==> flow/design.v <==
`timescale 1ns / 1ps
`timescale 1ns / 1ps
`timescale 100ps / 10ps
module DAC(
    input [7:0] DACin,
    input CLK,
    input Reset,
    output reg DACout
    );
reg [7 + 2:0] DeltaAdder;
reg [7 + 2:0] SigmaAdder;
reg [7 + 2:0] SigmaLatch;
reg [7 + 2:0] DeltaB;
always @(SigmaLatch) DeltaB = { SigmaLatch[7 + 2], SigmaLatch[7 + 2] } << (7 + 1);
always @(DACin or DeltaB) DeltaAdder = DACin + DeltaB;
always @(DeltaAdder or SigmaLatch) SigmaAdder = DeltaAdder + SigmaLatch;
always @(posedge CLK or posedge Reset)
begin
	if (Reset)
	begin
		SigmaLatch <= #1 1'b1 << (7 + 1);
		DACout <= #1 1'b0;
	end
	else
	begin
		SigmaLatch <= #1 SigmaAdder;
		DACout <= #1 SigmaLatch[7 + 2];
	end
end
endmodule
module ADC(
    output reg [7 - 1:0] ADCout,
    output DACout,
	 output reg ADCsampled,
    input Reset,
    input CLK,
	 input gtRef
    );
reg [7:0] Reference;
reg [7:0] Mask;
reg [7:0] DACcounter;
reg DACsampled;
reg Shift;
always @ (posedge CLK or posedge Reset)
begin
	if (Reset)	DACcounter <= #1 0;
	else 			DACcounter <= #1 DACcounter + 1;
end
always @ (posedge CLK or posedge Reset)
begin
	if (Reset)	DACsampled <= #1 0;
	else 			DACsampled <= #1 (DACcounter == 0);
end
always @ (posedge CLK or posedge Reset)
begin
	if (Reset)	Shift <= #1 0;
	else 			Shift <= #1 DACsampled;
end
always @ (posedge CLK or posedge Reset)
begin
	if (Reset)	ADCsampled <= #1 0;
	else 			ADCsampled <= #1 (DACcounter & Mask[0]);
end
always @ (posedge CLK or posedge Reset)
begin
	if (Reset)	Mask <= #1 0;
	else
	if (Shift)
	begin
		if (Mask[1] | ~(|Mask)) Mask <= #1 1;
		else Mask <= #1 { Mask[0], Mask[7:1] };  
	end
end
always @ (posedge CLK or posedge Reset)
begin
	if (Reset) Reference <= #1 0;
	else if (Shift)
		Reference <= #1 	{ Mask[0], Mask[7:1] } | (
									Reference &
									~{ (7 + 1) { Mask[0] } } &
									~(Mask & ~{ (7 + 1) { gtRef } })
								);
end
always @ (posedge CLK or posedge Reset)
begin
	if (Reset)	ADCout <= #1 0;
	else if (ADCsampled) ADCout <= #1 Reference[7:1];
end
DAC dacObj (
	.DACout (DACout),
	.DACin (Reference),
	.CLK (CLK),
	.Reset (Reset)
);
endmodule
`timescale 1ns / 1ps
module SevenSeg (
    input [3:0] bcd,
    output reg [6:0] out
    );
always @(bcd)
begin
	case (bcd)
		0 : out = 7'b1111110;
		1 : out = 7'b0110000;
		2 : out = 7'b1101101;
		3 : out = 7'b1111001;
		4 : out = 7'b0110011;
		5 : out = 7'b1011011;
		6 : out = 7'b1011111;
		7 : out = 7'b1110000;
		8 : out = 7'b1111111;
		9 : out = 7'b1111011;
		default : out = 7'b0000000;
	endcase
end
endmodule
module PROM_TopLevel(
    output [7 - 1:0] ADCout,
    output DACout,
    input gtRef,
    input CLK,
    input Reset,
	 input [3:0] bcd,
	 output [6:0] segOut
    );
ADC adcObj (
	.ADCout (ADCout),
	.DACout (DACout),
	.gtRef (gtRef),
	.CLK (CLK),
	.Reset (Reset)
	);
SevenSeg seg (
	.bcd (bcd),
	.out (segOut)
	);
endmodule
# Step by step through the tools: PROM_TopLevel
# What the tools print for PROM_TopLevel, step after step.
# Lines are those of the file above, counted from 1.
# Operators: Yosys type, input widths -> output width; for muxes data width and select width s.
# Cell names lack the library's common part.
# The mark n/a stands for no value.
[inputs] top="PROM_TopLevel" clock_port="CLK" cell_library="sky130hd" pvt_corner="tt_025C_1v80"

# Word level
# Counts by Yosys on the flattened word-level netlist (proc, flatten, opt, wreduce; memories kept). Register bits leave out memories and registers merged into their read ports (data or address); mux counts leave out enables and synchronous resets folded into registers. Print and check cells are left out. Cells with the same type and inputs are merged into one.
# Memory sizes are those after Yosys's memory passes, which may raise the word count (mostly to a power of two), join words into wider ones and drop unused or constant bits.
[bits] reg_bits=45 rom_bits=112 mem_count=1 out_inout_bits=15 wordCells=26
[memory_table] memory="(no name shown)" words=16 width=7 rd=1 wr=0 line=103 rtl="case (bcd)"
[classes] add_sub_neg=3 muxes=1 logic=10 n_reduce_logical=2
[op_table] operator="$and 8x8->8" n=3
[op_table] operator="$not 8->8" n=3
[op_table] operator="$add 10x10->10" n=1
[op_table] operator="$add 8x10->10" n=1
[op_table] operator="$add 8x1->8 const B" n=1
[op_table] operator="$or 8x8->8" n=1
[op_table] operator="$logic_not 8->1" n=1
[op_table] operator="$reduce_or 8->1" n=1
[op_table] operator="$mux 8" n=1
[op_table] operator="$and 1x1->1" n=1
[op_table] operator="$or 1x1->1" n=1
[op_table] operator="$not 1->1" n=1

# Depth
# Longest topological path by Yosys (ltp), each cell counted once; first at word level (registers and memories cut), then after technology mapping (sequential cells cut; the memories' decode and read muxes count).
[logic_depth] depth_word=5 ABC_AREA=0 mapped_depth=7 ltp_nobuf=7

# Mapped cells and area
# The flow's flattened synthesis, as Yosys stat reports it; memories are mapped. The netlist is that of the ABC_AREA named above (0 if unset); the other value can give another one.
# The area totals of this step are shown rounded.
[mapped] cell_count=194 synth_area_um2=2160 sequential_area_um2=1130 ffs=45
[by_type] type="dfrtp_1" n=44 type_area_um2=1.1E+03
[by_type] type="ha_1" n=17 type_area_um2=212.704
[by_type] type="xnor2_1" n=11 type_area_um2=96.342
[by_type] type="o21ai_0" n=18 type_area_um2=90.086
[by_type] type="mux2_2" n=7 type_area_um2=78.826
[by_type] type="inv_1" n=16 type_area_um2=60.058
[by_type] type="nand3b_1" n=6 type_area_um2=45.043
[by_type] type="a22o_1" n=5 type_area_um2=43.792
[by_type] type="nand2_1" n=11 type_area_um2=41.29
[by_type] type="a21o_1" n=4 type_area_um2=30.029
[by_type] type="a21oi_1" n=6 type_area_um2=30.029
[by_type] type="dfstp_2" n=1 type_area_um2=26.275
[by_type] type="nor2_1" n=7 type_area_um2=26.275
[by_type] type="xor2_1" n=3 type_area_um2=26.275
[by_type] type="nand3_1" n=5 type_area_um2=25.024
[by_type] type="o22ai_1" n=4 type_area_um2=25.024
[by_type] type="fa_1" n=1 type_area_um2=20.019
[by_type] type="clkbuf_1" n=5 type_area_um2=18.768
# Other cell types: 16; their cells: 23.
# By module: a second synthesis without flattening, with its own total; a netlist apart from the flattened one above.
[hier_totals] cells_unflattened=197 hier_area_um2=2220
# Each row is one instance without its submodules.
[by_module] mod="ADC" instances=1 cells=115 mod_area_um2=1360
[by_module] mod="DAC" instances=1 cells=54 mod_area_um2=634
[by_module] mod="SevenSeg" instances=1 cells=28 mod_area_um2=219
[by_module] mod="PROM_TopLevel" instances=1 cells=0 mod_area_um2=0.0

# Worst setup path after synthesis
# Source: OpenSTA report_checks on the synthesized netlist (no wires, ideal clock, input and output delay 20% of the period each), path of least setup slack; recovery checks are left aside. Register names are those of the netlist, which keeps one name where synthesis merged equal registers.
[synth_timing] path_kind="input to output" start="input bcd[3]" end="output segOut[1]" period_ns=3.65 output_delay_ns=0.730 arrival_ns=1.394 setup_slack_ns=1.526 path_delay_ns=0.664 path_stages=4 n_path_buf=1 synth_period_reached_ns=2.124
# "path_delay_ns" = arrival - input delay + setup time.
# At an output port there is no setup time.
# "path_stages": output pins that drive a net of the path, with the launching flip-flop's if there is one; two outputs of one cell count as two.
# "synth_period_reached_ns" is the clock period less the worst setup slack; recovery checks do not enter. This is arithmetic on one report: input and output delays are still those of the set period (20% each).
# The rows between start and end are the longest chain of elaborated cells between them; the timing report does not say that the signal goes this way. Where chains are equally long, one stands for them.
# Each line given opens the expression or statement behind the cell; cells for indexed reads and writes are added by Yosys, which also makes memories of some case tables.
# A memory read counts as a cell of the chain, while the word-level depth stops at memories.
[synth_via] cell_sequence="clkbuf_1 nand2_1 o21a_1 o22ai_1" elab_chain_len=1 cells_between=1 cone_lines=1 classes_between="1 x memory"
[synth_lines] item="from (decl)" line=124 rtl="input [3:0] bcd,"
[synth_lines] item="$mem_v2 16x7" line=103 rtl="case (bcd)"
[synth_lines] item="to (decl)" line=125 rtl="output [6:0] segOut"

# Path in the finished layout
# Path of least setup slack in the final report of flow run A (OpenROAD, finished layout, wires in). Where an end is a register, its clock arrival counts in the times.
[layout_timing] path_kind="input to output" start="input bcd[0]" end="output segOut[1]" period_ns=2.35 output_delay_ns=0.47 arrival_ns=1.78 setup_slack_ns=0.10 path_stages=7 n_path_buf=2
# The rows between start and end are the longest chain of elaborated cells between them; the timing report does not say that the signal goes this way. Where chains are equally long, one stands for them.
# A memory read counts as a cell of the chain, while the word-level depth stops at memories.
[layout_via] cell_sequence="clkdlybuf4s50_1 inv_2 ha_1 inv_1 o21a_1 o22ai_1 clkdlybuf4s15_1" elab_chain_len=1 cells_between=1 cone_lines=1 classes_between="1 x memory"
[layout_lines] item="from (decl)" line=124 rtl="input [3:0] bcd,"
[layout_lines] item="$mem_v2 16x7" line=103 rtl="case (bcd)"
[layout_lines] item="to (decl)" line=125 rtl="output [6:0] segOut"

Add stored flow runs of PROM_TopLevel

Top module PROM_TopLevel; platform sky130hd; tools Yosys and OpenROAD; 2 stored runs in no particular order. Input and output delays are each 20% of the period that was set; the output load is 0.01 pF.
"worst setup path time" = time allowed to the worst setup path (clock period - input delay - output delay, where it has them) - its slack; a late launch clock adds to it, a late capture clock takes from it.
"power": no workload was simulated; the value follows from the tool's default switching activity.
Results are given in rounded form.
[flow run A] settings: period_ns=2.35, CORE_UTILIZATION=24, PLACE_DENSITY_LB_ADDON=0.21, CORE_ASPECT_RATIO=0.72, CORE_MARGIN=5, GPL_TIMING_DRIVEN=0, CTS_CLUSTER_DIAMETER=103, CAP_MARGIN=15, SLEW_MARGIN=5
[flow run A] result: chip area after synthesis (Yosys) 2160 sq um, die area 11000 sq um, standard-cell area of the final layout 2650 sq um, utilization 0.302, worst setup slack after layout 0.101 ns, total negative slack 0.000 ns, power 1.54 mW, worst setup path time 1.31 ns, worst setup path kind input to output
[flow run B] settings: period_ns=1.67, CORE_UTILIZATION=41, SETUP_SLACK_MARGIN=0.1, PLACE_DENSITY_LB_ADDON=0.21, CORE_MARGIN=4, TNS_END_PERCENT=95, GPL_TIMING_DRIVEN=1, CTS_CLUSTER_SIZE=54, CTS_CLUSTER_DIAMETER=34, MIN_ROUTING_LAYER=met1, MAX_ROUTING_LAYER=met5, CAP_MARGIN=20, SLEW_MARGIN=20
[flow run B] result: chip area after synthesis (Yosys) 2160 sq um, die area 6480 sq um, standard-cell area of the final layout 2730 sq um, utilization 0.534, worst setup slack after layout -0.100 ns, total negative slack -0.140 ns, power 2.00 mW, worst setup path time 1.77 ns, worst setup path kind register to register
